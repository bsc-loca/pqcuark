==> flow/design.v <==
module bfu_modred (
    input  logic        clk_i,
    input  logic        rstn_i,
    input  logic        flush_i,         
    input  logic        validSrc_i,      
    input  logic        selKD_i,         
    input  logic [63:0] src_i,           
    output logic        validResult_o,   
    output logic [31:0] result_o         
);
logic valid, selKD;
logic [31:0] srcA;
logic [31:0] srcB;
logic [31:0] result_kyber;
logic [31:0] result_dilithium;
always_ff @(posedge clk_i, negedge rstn_i) begin
  if (!rstn_i) begin
    valid <= 1'b0;
    selKD <= 1'b0;
    srcB <= '0;
    srcA <= '0;
  end else begin
    valid <= validSrc_i;
    selKD <= selKD_i;
    srcB <= src_i[63:32];
    srcA <= src_i[31:0];
  end
end
montgomery_kyber montgomery_kyber_B (
  .src_i(srcB),
  .result_o(result_kyber[31:16])
);
montgomery_kyber montgomery_kyber_A (
  .src_i(srcA),
  .result_o(result_kyber[15:0])
);
montgomery_dilithium montgomery_dilithium (
  .src_i({srcB,srcA}),
  .result_o(result_dilithium)
);
assign result_o = (selKD) ? result_kyber : result_dilithium;
assign validResult_o = valid & (~flush_i);
endmodule
module montgomery_dilithium #(
  parameter INPUT_SIZE = 64,
  parameter OUTPUT_SIZE = INPUT_SIZE/2
)(
    input  logic [INPUT_SIZE-1:0] src_i,           
    output logic [OUTPUT_SIZE-1:0] result_o        
);
localparam HALF = 32;
logic signed [INPUT_SIZE-1:0] src_ext;
assign src_ext = {{(INPUT_SIZE-HALF){src_i[HALF-1]}}, $signed(src_i[HALF-1:0])};
logic signed [INPUT_SIZE-1:0] mult_qinv; 
assign mult_qinv =  (src_ext << 25)
                  + (src_ext << 24)
                  + (src_ext << 23)
                  + (src_ext << 13)
                  + src_ext;  
logic signed [INPUT_SIZE-1:0] t_ext;
assign t_ext = {{(INPUT_SIZE-HALF){mult_qinv[HALF-1]}}, $signed(mult_qinv[HALF-1:0])};
logic signed [INPUT_SIZE-1:0] mult_q;
assign mult_q =  (t_ext << 22) 
               + (t_ext << 21) 
               + (t_ext << 20)
               + (t_ext << 19)
               + (t_ext << 18)
               + (t_ext << 17)
               + (t_ext << 16)
               + (t_ext << 15)
               + (t_ext << 14)
               + (t_ext << 13)
               + (t_ext);  
logic signed [INPUT_SIZE-1:0] diff;
assign diff = (src_i - mult_q);
assign result_o = diff[HALF+:OUTPUT_SIZE];
endmodule
module montgomery_kyber #(
  parameter INPUT_SIZE = 32,
  parameter OUTPUT_SIZE = INPUT_SIZE/2
)(
    input  logic [INPUT_SIZE-1:0] src_i,           
    output logic [OUTPUT_SIZE-1:0] result_o        
);
localparam HALF = 16;
logic signed [INPUT_SIZE-1:0] src_ext;
assign src_ext = {{(INPUT_SIZE-HALF){src_i[HALF-1]}}, $signed(src_i[HALF-1:0])};
logic signed [INPUT_SIZE-1:0] mult_qinv; 
assign mult_qinv = src_ext - (src_ext <<< 11) - (src_ext <<< 10) - (src_ext <<< 8);  
logic signed [INPUT_SIZE-1:0] t_ext;
assign t_ext = {{(INPUT_SIZE-HALF){mult_qinv[HALF-1]}}, $signed(mult_qinv[HALF-1:0])};
logic signed [INPUT_SIZE-1:0] mult_q;
assign mult_q = (t_ext <<< 11) + (t_ext <<< 10) + (t_ext <<< 8) + t_ext;  
logic signed [INPUT_SIZE-1:0] diff;
assign diff = (src_i - mult_q);
assign result_o = diff[HALF+:OUTPUT_SIZE];
endmodule
### Tool chain data of bfu_modred

The steps from the RTL of bfu_modred to its reports follow in flow order.
Lines are those of the file above, counted from 1.
Operators carry their Yosys type and port widths (W data, S select, Z words).
Library cell names are shortened.
A cell with n/a has no value.

| inputs | value |
|---|---|
| top module | bfu_modred |
| clock port | clk_i |
| library | sky130hd |
| timing corner | tt_025C_1v80 |

### Word-level counts

Counts by Yosys on the flattened word-level netlist (proc, flatten, opt, wreduce; memories kept). Register bits leave out memories and registers merged into their read ports (data or address); mux counts leave out enables and synchronous resets folded into registers. Print and check cells are left out. Cells with the same type and inputs are merged into one.

| word-level totals | value |
|---|---|
| elaborated cells | 36 |
| bits in registers | 66 |
| input bits | 69 |
| output and inout bits | 33 |

| operators by class | value |
|---|---|
| bitwise logic cells | 2 |
| mux-type cells | 1 |
| $add $sub $neg | 29 |

Operators with widths:

| cell | number |
|---|---|
| $add A32 B32 Y32 | 4 |
| $sub A16 B16 Y16 | 6 |
| $sub A32 B32 Y32 | 2 |
| $add A64 B32 Y64 | 1 |
| $add A64 B45 Y64 | 1 |
| $add A64 B46 Y64 | 1 |
| $add A64 B47 Y64 | 1 |
| $add A64 B48 Y64 | 1 |
| $add A64 B49 Y64 | 1 |
| $add A64 B50 Y64 | 1 |
| $add A64 B51 Y64 | 1 |
| $sub A64 B64 Y64 | 1 |
| $add A29 B16 Y30 | 2 |
| $add A28 B24 Y29 | 2 |
| $add A27 B26 Y28 | 2 |
| $add A55 B52 Y56 | 1 |
| $add A54 B53 Y55 | 1 |
| $mux W32 | 1 |
| $and A1 B1 Y1 | 1 |
| $not A1 Y1 | 1 |

### Depth

Depth = most cells in a row (Yosys ltp): at word level without a register or memory, in the mapped netlist without a sequential cell, where the memories' decode and read muxes count.

| depth | value |
|---|---|
| word-level depth | 16 |
| ABC_AREA | 0 |
| depth in mapped cells | 42 |
| gate-level depth less buffers | 41 |

### Mapped cells and area

The flow's flattened synthesis, as Yosys stat reports it; memories are mapped. The netlist is that of the ABC_AREA named above (0 if unset); the other value can give another one.
The area totals of this step are shown rounded.

Cell types:

| type | number | area in all (um^2) |
|---|---|---|
| fa_1 | 306 | 6.13E+03 |
| ha_1 | 298 | 3.73E+03 |
| inv_1 | 457 | 1.72E+03 |
| dfrtp_1 | 66 | 1.65E+03 |
| xnor2_1 | 97 | 849.565 |
| a21oi_1 | 152 | 760.73 |
| xor2_1 | 73 | 639.363 |
| a21o_1 | 65 | 487.968 |
| o21ai_0 | 88 | 440.422 |
| nand2_1 | 116 | 435.418 |
| nor2_1 | 76 | 285.274 |
| o21bai_1 | 30 | 225.216 |
| nand3_1 | 38 | 190.182 |
| nand2b_1 | 26 | 162.656 |
| nand4_1 | 23 | 143.888 |
| o21a_1 | 18 | 135.13 |
| nor3_1 | 26 | 130.125 |
| o31ai_1 | 13 | 97.594 |

Not listed: further types 54, cells in them 209.

| synthesis totals | value |
|---|---|
| mapped flip-flops | 66 |
| standard cells after synthesis | 2,177 |
| mapped area | 20,000 um^2 |
| sequential part of the area | 1,700 um^2 |

By module: a second synthesis without flattening, with its own total; a netlist apart from the flattened one above.

| second synthesis, totals | value |
|---|---|
| cell total of the unflattened synthesis | 2,373 |
| area (unflattened synthesis) | 22,000 um^2 |

Rows give one instance, submodules left out.

By module:

| module | instances | sequential area (um^2) | area (um^2) | cells |
|---|---|---|---|---|
| montgomery_dilithium | 1 | 0.0 | 12,000 | 1,362 |
| montgomery_kyber | 2 | 0.0 | 3,600 | 454 |
| bfu_modred | 1 | 1,700 | 2,200 | 103 |

### Path before layout

OpenSTA on the mapped netlist: ideal clock, no wires. The path of least setup slack (recovery checks aside). Input and output delay are each 20% of the period. Register names are those of the netlist, which keeps one name where synthesis merged equal registers.

| timing after synthesis | value |
|---|---|
| path type | register to output |
| start | register srcA[3] |
| end | output result_o[28] |
| delay of the path | 9.392 ns |
| stages on the path | 34 |
| launch time at the first pin | 0.000 ns |
| required time | 11.040 ns |
| setup slack | 1.648 ns |
| arrival time | 9.392 ns |
| period | 13.8 ns |
| external output delay | 2.760 ns |
| synthesis period reached | 12.152 ns |

"delay of the path" = arrival - input delay + setup time.
At an output port there is no setup time.
"stages on the path" counts driving pins, that of a launching flip-flop among them; a cell with two outputs on the path counts twice.
"synthesis period reached" = period - worst setup slack (recovery checks aside). The figure is calculated, with input and output delays left at 20% of the set period.
Between the ends stands the longest chain of elaborated cells between them, by number of cells; it is not shown to be the way that was timed. Of several equally long chains one is given.
A line is the first line of the expression or statement that the cell stems from. Yosys adds cells for indexed reads and writes and turns some case tables into memories.

| on the way, after synthesis | value |
|---|---|
| cells stage by stage | dfrtp_1 inv_1 fa_1 inv_1 fa_1 inv_1 fa_1 inv_1 ha_1 and3_1 a21oi_1 o211a_1 a21oi_1 xnor2_1 buf_2 inv_1 fa_1 fa_1 inv_1 fa_1 inv_1 fa_1 fa_1 ha_1 a21oi_1 o21ai_0 a22oi_1 a31oi_1 o311ai_0 nand3_1 o21ai_0 o21bai_1 xor2_1 mux2_2 |
| length of the longest elaborated chain | 16 |
| elaborated cells between the ends (all ways) | 16 |
| those cells by class | add/sub: 15; mux: 1 |

RTL lines, path after synthesis:

| element | RTL line | text |
|---|---|---|
| start, declared | 12 | `logic [31:0] srcA;` |
| start, assigned | 21 | `srcA <= '0;` |
| start, assigned | 26 | `srcA <= src_i[31:0];` |
| $add A32 B32 Y32 x4 | 55 | `assign mult_qinv =  (src_ext << 25)` |
| $add A54 B53 Y55 | 63 | `assign mult_q =  (t_ext << 22)` |
| $add A55 B52 Y56 | 63 |  |
| $add A64 B51 Y64 | 63 |  |
| $add A64 B50 Y64 | 63 |  |
| $add A64 B49 Y64 | 63 |  |
| $add A64 B48 Y64 | 63 |  |
| $add A64 B47 Y64 | 63 |  |
| $add A64 B46 Y64 | 63 |  |
| $add A64 B45 Y64 | 63 |  |
| $add A64 B32 Y64 | 63 |  |
| $sub A64 B64 Y64 | 75 | `assign diff = (src_i - mult_q);` |
| $mux W32 | 41 | `assign result_o = (selKD) ? result_kyber : result_dilithium;` |
| end, declared | 9 | `output logic [31:0] result_o` |

### Timing after layout

From the final timing report of entry B: the path of least setup slack in the routed layout; clock arrival at registers is part of the times.

| timing after layout | value |
|---|---|
| path type | register to output |
| start | register srcA[0] |
| end | output result_o[16] |
| stages on the path | 33 |
| launch time at the first pin | 0.36 ns |
| period | 17.7 ns |
| required time | 14.16 ns |
| external output delay | 3.54 ns |
| arrival time | 11.88 ns |
| setup slack | 2.28 ns |

Between the ends stands the longest chain of elaborated cells between them, by number of cells; it is not shown to be the way that was timed. Of several equally long chains one is given.

| on the way, after layout | value |
|---|---|
| cells stage by stage | dfrtp_1 inv_1 fa_1 fa_1 inv_1 fa_1 ha_1 o41ai_1 o21bai_1 a21o_1 a21oi_1 xor2_1 inv_1 fa_1 inv_1 fa_1 inv_1 fa_1 inv_1 fa_1 fa_1 ha_1 nand2_1 o21ai_0 nand2b_1 a32o_1 o31ai_1 nor3b_1 o21ai_0 a221oi_1 xor2_1 o21ai_0 clkdlybuf4s50_1 |
| length of the longest elaborated chain | 16 |
| elaborated cells between the ends (all ways) | 16 |
| those cells by class | add/sub: 15; mux: 1 |

RTL lines, path after layout:

| element | RTL line | text |
|---|---|---|
| start, declared | 12 | `logic [31:0] srcA;` |
| start, assigned | 21 | `srcA <= '0;` |
| start, assigned | 26 | `srcA <= src_i[31:0];` |
| $add A32 B32 Y32 x4 | 55 | `assign mult_qinv =  (src_ext << 25)` |
| $add A54 B53 Y55 | 63 | `assign mult_q =  (t_ext << 22)` |
| $add A55 B52 Y56 | 63 |  |
| $add A64 B51 Y64 | 63 |  |
| $add A64 B50 Y64 | 63 |  |
| $add A64 B49 Y64 | 63 |  |
| $add A64 B48 Y64 | 63 |  |
| $add A64 B47 Y64 | 63 |  |
| $add A64 B46 Y64 | 63 |  |
| $add A64 B45 Y64 | 63 |  |
| $add A64 B32 Y64 | 63 |  |
| $sub A64 B64 Y64 | 75 | `assign diff = (src_i - mult_q);` |
| $mux W32 | 41 | `assign result_o = (selKD) ? result_kyber : result_dilithium;` |
| end, declared | 9 | `output logic [31:0] result_o` |

Subject: bfu_modred on sky130hd, stored results

Hello all,

Record of 2 stored runs of the RTL-to-layout flow on bfu_modred, platform sky130hd. The runs are unordered. Constraints: input delay and output delay 20% of the set period each, output load 0.01 pF.
"reached clock period" = clock period - worst setup slack. The figure is calculated, with input and output delays left at 20% of the set period.
By "time of the worst setup path" is meant the share of the clock period that the worst setup path is allowed (20% is reserved at inputs, 20% at outputs), minus its slack. Clock arrival times at its registers enter into it.
Values from the reports are rounded here.
A setting shown as n/a is not set for that run.
Among the results, n/a means that no value is shown for the run.

| stored run | period_ns | CORE_UTILIZATION | SETUP_SLACK_MARGIN | PLACE_DENSITY_LB_ADDON | CORE_ASPECT_RATIO | CELL_PAD_IN_SITES_DETAIL_PLACEMENT | TNS_END_PERCENT | SLEW_MARGIN | MIN_ROUTING_LAYER | MAX_ROUTING_LAYER | CAP_MARGIN | CORE_MARGIN | cell area after synthesis (um^2) | area inside the die boundary (um^2) | standard-cell area after layout (um^2) | utilization in the final report | worst setup slack after layout (ns) | total negative slack on setup checks (ns) | reached clock period (ns) | time of the worst setup path (ns) | worst setup path kind |
|---|---|---|---|---|---|---|---|---|---|---|---|---|---|---|---|---|---|---|---|---|---|
| entry A | 13.5 | 67 | 3.07 | 0.2 | 1.4 | 0 | 70 | 10 | met2 | met5 | 20 | 2 | n/a | n/a | n/a | n/a | n/a | n/a | n/a | n/a | n/a |
| entry B | 17.7 | 40 | n/a | n/a | n/a | n/a | n/a | 20 | n/a | n/a | 20 | 2 | 20,000 | 51,000 | 22,000 | 0.45 | 2.3 | 0.000 | 15.424 | 11.88 | register to output |

Entry A: stopped before the end: routing reported GRT-0232

Thanks
