==> flow/design.v <==
module barrett_reduce
(
  input logic  [15:0] src_i,      
  output logic [15:0] result_o     
);
  logic [31:0] v_mul_a;  
  logic [31:0] sum;
  logic [31:0] shift;
  logic [15:0] t;        
  logic signed [15:0] mult_q;  
  logic signed [15:0] diff;  
  always_comb begin
      v_mul_a = ({{2{src_i[15]}}, src_i, 14'b0}) + 
                ({{5{src_i[15]}}, src_i, 11'b0}) +
                ({{6{src_i[15]}}, src_i, 10'b0}) +
                ({{7{src_i[15]}}, src_i, 9'b0}) +
                ({{9{src_i[15]}}, src_i, 7'b0}) +
                ({{11{src_i[15]}}, src_i,5'b0}) +
                ({{12{src_i[15]}}, src_i,4'b0}) +
                ({{13{src_i[15]}}, src_i,3'b0}) +
                ({{14{src_i[15]}}, src_i,2'b0}) +
                ({{15{src_i[15]}}, src_i,1'b0}) +
                ({{16{src_i[15]}}, src_i});
      sum = (v_mul_a + (1 << 25));
      shift = {{26{sum[31]}}, sum[31:26]};
      t = shift[15:0];
      mult_q = (t <<< 11) + (t <<< 10) + (t <<< 8) + t;  
      diff = src_i - mult_q;
  end
  assign result_o = diff;
endmodule
module bfu_barrett (
    input  logic        clk_i,
    input  logic        rstn_i,
    input  logic        flush_i,         
    input  logic        validSrc_i,      
    input  logic [31:0] src_i,           
    output logic        validResult_o,   
    output logic [31:0] result_o         
);
logic valid;
logic [15:0] srcA;
logic [15:0] srcB;
logic [31:0] result;
always_ff @(posedge clk_i, negedge rstn_i) begin
  if (!rstn_i) begin
    valid <= 1'b0;
    srcB <= '0;
    srcA <= '0;
  end else begin
    valid <= validSrc_i;
    srcB <= src_i[31:16];
    srcA <= src_i[15:0];
  end
end
barrett_reduce barrett_B (
  .src_i(srcB),
  .result_o(result[31:16])
);
barrett_reduce barrett_A (
  .src_i(srcA),
  .result_o(result[15:0])
);
assign result_o = result;
assign validResult_o = valid & (~flush_i);
endmodule
# Tool chain data of bfu_barrett
# What the tools print for bfu_barrett, step after step.
# Line numbers count from 1 in the design file above.
# Library cell names are shortened.
# A cell with -- has no value.
[inputs]
top_module = "bfu_barrett"
clk_port = "clk_i"
cell_library = "sky130hd"
pvt_corner = "tt_025C_1v80"

# Word level
# Source: Yosys, flattened and elaborated, memories not mapped. Widths are those after wreduce; folded enables and synchronous resets count as part of the registers. Registers that Yosys merges into a memory's read port (data or address) are not register bits. Print and check cells do not count. Equal cells are merged and count once.
[op_classes]
add_sub_neg = 30
logic = 2
[ops]
columns = ["op", "n"]
rows = [
  ["32-bit adder", 16],
  ["16-bit adder", 6],
  ["31-bit by 26-bit adder with 32-bit output", 2],
  ["32-bit by 26-bit adder with 32-bit output with constant B", 2],
  ["30-bit by 27-bit adder with 31-bit output", 2],
  ["16-bit subtractor", 2],
  ["1-bit AND", 1],
  ["1-bit inverter", 1],
]
[bits]
regBits = 33
input_bits = 36
wordCells = 35

# Depth
# Yosys ltp: most cells in a row. Word level: on the elaborated netlist, between registers, memories and ports. Mapped: between sequential cells and ports; inverters and the memories' decode and read muxes count.
[depth]
depth_word = 15
ABC_AREA = 0
depth_mapped = 32
ltp_nobuf = 32

# Netlist
# Source: synth_stat.txt of the flow (Yosys; design flattened, memories mapped). It holds for the ABC_AREA given above (unset counts as 0); a run with the other value may have another netlist.
# The area totals of this step are shown rounded.
[synth_totals]
mapped_cells = 1096
synth_area_um2 = 11300
seq_area_um2 = 825.8
ff_cells = 33
buffers = 1
[by_type]
columns = ["type", "n", "type_area_um2"]
rows = [
  ["fa_1", 233, 4.66E+03],
  ["ha_1", 217, 2.72E+03],
  ["inv_1", 306, 1.15E+03],
  ["dfrtp_1", 33, 825.792],
  ["xnor2_1", 30, 262.752],
  ["a21oi_1", 39, 195.187],
  ["nor2_1", 44, 165.158],
  ["o21ai_0", 23, 115.11],
  ["nor2b_1", 14, 87.584],
  ["nand2_1", 22, 82.579],
  ["xor2_1", 9, 78.826],
  ["nand4_1", 12, 75.072],
  ["a211oi_1", 8, 60.058],
  ["a21boi_0", 8, 60.058],
  ["a21o_1", 7, 52.55],
  ["nand3_1", 9, 45.043],
  ["nor3_1", 9, 45.043],
  ["o21a_1", 6, 45.043],
]
# Other cell types: 40; their cells: 67.
# The figures by module come from a second, unflattened synthesis with its own total; it is not the netlist above.
[hier_totals]
cells_unflattened = 1060
hier_area_um2 = 11300
# Each row is one instance without its submodules.
[by_module]
columns = ["mod", "instances", "n_cells", "area_um2"]
rows = [
  ["barrett_reduce", 2, 513, 5233],
  ["bfu_barrett", 1, 34, 839.6],
]

# Path before layout
# Path of least setup slack by OpenSTA after synthesis, without wires, with an ideal clock, recovery checks aside; 20% of the period is set as input and as output delay. Where synthesis merged equal registers, the netlist keeps one of their names.
[synth_path]
kind = "register to output"
from = "reg srcA[8]"
to = "out result_o[13]"
period_ns = 12.8
output_delay_ns = 2.560
t_first_pin_ns = 0.000
arrival_time_ns = 7.982
t_required_ns = 10.240
path_slack_ns = 2.258
path_delay_ns = 7.982
stages = 31
n_path_buf = 0
synth_period_reached_ns = 10.542
# "path_delay_ns" = arrival - input delay + setup time.
# At an output port there is no setup time.
# "stages": output pins that drive a net of the path, with the launching flip-flop's if there is one; two outputs of one cell count as two.
# "synth_period_reached_ns" is the clock period less the worst setup slack; recovery checks do not enter. This is arithmetic on one report: input and output delays are still those of the set period (20% each).
# The rows between start and end are the longest chain of elaborated cells between them; the timing report does not say that the signal goes this way. Where chains are equally long, one stands for them.
# Each line given opens the expression or statement behind the cell; cells for indexed reads and writes are added by Yosys, which also makes memories of some case tables.
[synth_between]
cell_sequence = "dfrtp_1 > inv_1 > fa_1 > inv_1 > fa_1 > fa_1 > fa_1 > inv_1 > fa_1 > inv_1 > ha_1 > o2111a_1 > and2_0 > a311oi_1 > nor4_1 > nor2_1 > o211ai_1 > a21oi_1 > xnor2_1 > inv_1 > fa_1 > fa_1 > inv_1 > fa_1 > inv_1 > ha_1 > nand3_1 > nand2_1 > or3_1 > a21oi_1 > xnor2_1"
elab_chain_cells = 15
[synth_lines]
columns = ["item", "line", "source"]
rows = [
  ["from (decl)", 42, "logic [15:0] srcA;"],
  ["from (assign)", 49, "srcA <= '0;"],
  ["from (assign)", 53, "srcA <= src_i[15:0];"],
  ["30-bit by 27-bit adder with 31-bit output", 13, "v_mul_a = ({{2{src_i[15]}}, src_i, 14'b0}) +"],
  ["31-bit by 26-bit adder with 32-bit output", 13, ""],
  ["32-bit adder (8 in a row)", 13, ""],
  ["32-bit by 26-bit adder with 32-bit output", 24, "sum = (v_mul_a + (1 << 25));"],
  ["16-bit adder (3 in a row)", 27, "mult_q = (t <<< 11) + (t <<< 10) + (t <<< 8) + t;"],
  ["16-bit subtractor", 28, "diff = src_i - mult_q;"],
  ["to (decl)", 39, "output logic [31:0] result_o"],
]

# Timing after layout
# From the final timing report of run 1: the path of least setup slack in the routed layout; clock arrival at registers is part of the times.
[layout_path]
kind = "register to output"
from = "reg srcA[9]"
to = "out result_o[12]"
period_ns = 14.3
output_delay_ns = 2.86
t_first_pin_ns = 0.31
arrival_time_ns = 9.91
t_required_ns = 11.44
path_slack_ns = 1.53
stages = 32
n_path_buf = 2
# The rows between start and end are the longest chain of elaborated cells between them; the timing report does not say that the signal goes this way. Where chains are equally long, one stands for them.
[layout_between]
cell_sequence = "dfrtp_1 > inv_1 > fa_1 > inv_1 > fa_1 > fa_1 > fa_1 > inv_1 > fa_1 > inv_1 > ha_1 > o2111a_1 > and2_0 > a311oi_1 > nor4_1 > nor2_1 > o211ai_1 > xor2_1 > buf_4 > ha_1 > fa_1 > fa_1 > nand2b_1 > a21boi_0 > o21ai_0 > a21boi_0 > o21ai_0 > a21oi_1 > a41oi_1 > nor2b_1 > xnor2_1 > clkdlybuf4s50_1"
elab_chain_cells = 15
[layout_lines]
columns = ["item", "line", "source"]
rows = [
  ["from (decl)", 42, "logic [15:0] srcA;"],
  ["from (assign)", 49, "srcA <= '0;"],
  ["from (assign)", 53, "srcA <= src_i[15:0];"],
  ["30-bit by 27-bit adder with 31-bit output", 13, "v_mul_a = ({{2{src_i[15]}}, src_i, 14'b0}) +"],
  ["31-bit by 26-bit adder with 32-bit output", 13, ""],
  ["32-bit adder (8 in a row)", 13, ""],
  ["32-bit by 26-bit adder with 32-bit output", 24, "sum = (v_mul_a + (1 << 25));"],
  ["16-bit adder (3 in a row)", 27, "mult_q = (t <<< 11) + (t <<< 10) + (t <<< 8) + t;"],
  ["16-bit subtractor", 28, "diff = src_i - mult_q;"],
  ["to (decl)", 39, "output logic [31:0] result_o"],
]

# Measured results for bfu_barrett: 2 stored runs of the Yosys and OpenROAD flow on sky130hd. The settings differ; the order carries no meaning. The constraints put input and output delay at 20% of the set period each and load the outputs with 0.01 pF.
# "clock_period_reached_ns" is the run's clock period less its worst setup slack. It is reckoned from that one timing run; input and output delays stay at 20% of the period that was set.
# By "worst_path_time_ns" is meant the share of the clock period that the worst setup path is allowed (20% is reserved at inputs, 20% at outputs), minus its slack. Clock arrival times at its registers enter into it.
# Results are given in rounded form.

[[run]]
name = "run 1"
[run.settings]
period_ns = 14.3
CORE_UTILIZATION = 21
PLACE_DENSITY_LB_ADDON = 0.24
GPL_TIMING_DRIVEN = 1
SLEW_MARGIN = 5
MIN_ROUTING_LAYER = "met2"
MAX_ROUTING_LAYER = "met4"
CAP_MARGIN = 20
CORE_MARGIN = 2
[run.results]
synthArea_um2 = 11300
design_die_area_um2 = 55670
cell_area_final_um2 = 13060
utilization_pct = 24.4
final_setup_ws_ns = 1.526
final_setup_tns_ns = 0.000
clock_period_reached_ns = 12.774
worst_path_time_ns = 9.91
critical_path_type = "register to output"

[[run]]
name = "run 2"
[run.settings]
period_ns = 10.2
CORE_UTILIZATION = 34
CORE_ASPECT_RATIO = 0.58
CELL_PAD_IN_SITES_DETAIL_PLACEMENT = 2
ABC_AREA = 1
CAP_MARGIN = 0
SLEW_MARGIN = 30
MIN_ROUTING_LAYER = "met1"
CORE_MARGIN = 2
[run.results]
synthArea_um2 = 12500
design_die_area_um2 = 38370
cell_area_final_um2 = 16570
utilization_pct = 45.8
final_setup_ws_ns = -0.804
final_setup_tns_ns = -8.652
clock_period_reached_ns = 11.004
worst_path_time_ns = 8.96
critical_path_type = "register to output"
